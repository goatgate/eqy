==> flow/design.v <==
module spm(clk, rst, x, y, p);
parameter size = 32;
input clk, rst;
input y;
input[size-1:0] x;
output p;
wire[size-1:1] pp;
wire[size-1:0] xy;
genvar i;
CSADD csa0 (.clk(clk), .rst(rst), .x(x[0]&y), .y(pp[1]), .sum(p));
generate for(i=1; i<size-1; i=i+1) begin
    CSADD csa (.clk(clk), .rst(rst), .x(x[i]&y), .y(pp[i+1]), .sum(pp[i]));
end endgenerate
TCMP tcmp (.clk(clk), .rst(rst), .a(x[size-1]&y), .s(pp[size-1]));
endmodule
module TCMP(clk, rst, a, s);
input clk, rst;
input a;
output reg s;
reg z;
always @(posedge clk or posedge rst) begin
    if (rst) begin
        s <= 1'b0;
        z <= 1'b0;
    end
    else begin
        z <= a | z;
        s <= a ^ z;
    end
end
endmodule
module CSADD(clk, rst, x, y, sum);
input clk, rst;
input x, y;
output reg sum;
reg sc;
wire hsum1, hco1;
assign hsum1 = y ^ sc;
assign hco1 = y & sc;
wire hsum2, hco2;
assign hsum2 = x ^ hsum1;
assign hco2 = x & hsum1;
always @(posedge clk or posedge rst) begin
    if (rst) begin
        sum <= 1'b0;
        sc <= 1'b0;
    end
    else begin
        sum <= hsum2;
        sc <= hco1 ^ hco2;
    end
end
endmodule
From RTL to reports: spm
The steps from the RTL of spm to its reports follow in flow order.
Line numbers count from 1 in the design file above.
The mark -- stands for no value.
- top module: spm
- clock port: clk
- cell library: sky130hd
- timing corner: tt_025C_1v80

Elaborated design
Counts by Yosys on the flattened word-level netlist (proc, flatten, opt, wreduce; memories kept). Register bits leave out memories and registers merged into their read ports (data or address); mux counts leave out enables and synchronous resets folded into registers. Print and check cells are left out. Cells with the same type and inputs are merged into one.
- noted register bits: 64
- input port bits at 35
- output and inout port bits at 1
- noted elaborated cells: 253
- bitwise operators at 189
- operators by type and width (kind ; count):
    1-bit bitwise AND ; 94
    1-bit bitwise XOR ; 94
    1-bit bitwise OR ; 1

Longest topological paths
Yosys ltp: most cells in a row. Word level: on the elaborated netlist, between registers, memories and ports. Mapped: between sequential cells and ports; inverters and the memories' decode and read muxes count.
- depth after elaboration: 3
- ABC_AREA: 1
- noted mapped depth: 4
- gate-level depth less buffers: 3

After synthesis
The flow's flattened synthesis, as Yosys stat reports it; memories are mapped. The netlist is that of the ABC_AREA named above (0 if unset); the other value can give another one.
Totals and module areas in this step are rounded.
- cell types (type ; count ; area in all (µm²)):
    sky130_fd_sc_hd__dfrtp_1 ; 64 ; 1.6E+03
    sky130_fd_sc_hd__fa_1 ; 31 ; 620.595
    sky130_fd_sc_hd__inv_1 ; 34 ; 127.622
    sky130_fd_sc_hd__nand2_1 ; 32 ; 120.115
    sky130_fd_sc_hd__buf_6 ; 3 ; 33.782
    sky130_fd_sc_hd__ha_1 ; 1 ; 12.512
- cells in the netlist: 165
- synthesis area: 0.0025 mm²
- noted flip-flops: 64

Path before layout
OpenSTA on the mapped netlist: ideal clock, no wires. The path of least setup slack (recovery checks aside). Input and output delay are each 20% of the period. Register names are those of the netlist, which keeps one name where synthesis merged equal registers.
- kind: input to register
- start point: in y
- end point: reg genblk1[10].csa.sum
- clock period: 1.19 ns
- external input delay at 0.238 ns
- setup time: 0.136 ns
- launch time at the first pin at 0.238 ns
- arrival at 0.892 ns
- required time at 1.054 ns
- path slack: 0.163 ns
- delay of the path at 0.790 ns
- noted driving pins on the path: 4
- path buffers at 1
- noted period reached after synthesis: 1.027 ns
"delay of the path" is the arrival time less input delay plus setup time.
"driving pins on the path": output pins that drive a net of the path, with the launching flip-flop's if there is one; two outputs of one cell count as two.
"period reached after synthesis" = period - worst setup slack (recovery checks aside). The figure is calculated, with input and output delays left at 20% of the set period.
The rows between start and end are the longest chain of elaborated cells between them; the timing report does not say that the signal goes this way. Where chains are equally long, one stands for them.
A line is the first line of the expression or statement that the cell stems from. Yosys adds cells for indexed reads and writes and turns some case tables into memories.
- cell sequence: sky130_fd_sc_hd__buf_6 sky130_fd_sc_hd__nand2_1 sky130_fd_sc_hd__inv_1 sky130_fd_sc_hd__fa_1
- length of the longest elaborated chain at 2
- ends and longest elaborated chain, post-synthesis (what ; RTL line ; source):
    from (decl) ; 4 ; input y;
    1-bit bitwise AND ; 12 ; CSADD csa (.clk(clk), .rst(rst), .x(x[i]&y), .y(pp[i+1]), .sum(pp[i]));
    1-bit bitwise XOR ; 41 ; assign hsum2 = x ^ hsum1;
    to (assign) ; 45 ; sum <= 1'b0;
    to (assign) ; 49 ; sum <= hsum2;
    to (decl) ; 35 ; output reg sum;

Path in the finished layout
From the final timing report of run 2: the path of least setup slack in the routed layout; clock arrival at registers is part of the times.
- kind: register to output
- start point: reg csa0.sum
- end point: out p
- clock period: 1.6 ns
- launch time at the first pin at 0.33 ns
- arrival at 1.18 ns
- required time at 1.28 ns
- path slack: 0.10 ns
- noted driving pins on the path: 2
- path buffers at 1
- cell sequence: sky130_fd_sc_hd__dfrtp_1 sky130_fd_sc_hd__clkdlybuf4s50_1
- length of the longest elaborated chain at 0
- ends and longest elaborated chain, after layout (what ; RTL line ; source):
    from (decl) ; 35 ; output reg sum;
    from (assign) ; 45 ; sum <= 1'b0;
    from (assign) ; 49 ; sum <= hsum2;
    to (decl) ; 6 ; output p;

Module spm, platform sky130hd: 2 stored runs of the flow (Yosys, OpenROAD) with differing settings, in no particular order. Input and output delays are each 20% of the period that was set; the output load is 0.01 pF.
"clock period achieved" = clock period - worst setup slack. The figure is calculated, with input and output delays left at 20% of the set period.
"total design power": no workload was simulated; the value follows from the tool's default switching activity.
Values from the reports are rounded here.

Run 1
Settings were period_ns = 1.97; CORE_UTILIZATION = 72; SETUP_SLACK_MARGIN = 0.27; PLACE_DENSITY_LB_ADDON = 0.2; CORE_MARGIN = 6; CELL_PAD_IN_SITES_GLOBAL_PLACEMENT = 1; TNS_END_PERCENT = 30; ABC_AREA = 0; GPL_TIMING_DRIVEN = 1; CTS_CLUSTER_SIZE = 78; CAP_MARGIN = 0; MIN_ROUTING_LAYER = met2; MAX_ROUTING_LAYER = met4; SLEW_MARGIN = 20
- unfinished; error FLW-0024 in placement

Run 2
Settings were period_ns = 1.6; CORE_UTILIZATION = 58; SETUP_SLACK_MARGIN = 0.03; PLACE_DENSITY = 0.77; CORE_MARGIN = 2; CELL_PAD_IN_SITES_GLOBAL_PLACEMENT = 2; ABC_AREA = 1; GPL_TIMING_DRIVEN = 0; GPL_ROUTABILITY_DRIVEN = 1; CAP_MARGIN = 20; SLEW_MARGIN = 20; MIN_ROUTING_LAYER = met2
- noted the setup slack of the worst path: 0.098 ns
- noted the clock period achieved: 1.502 ns
- chip area after synthesis (Yosys): 0.0025 mm²
- area of the die: 0.0049 mm²
- std-cell area (final layout) at 0.0032 mm²
- total design power at 5.3 mW
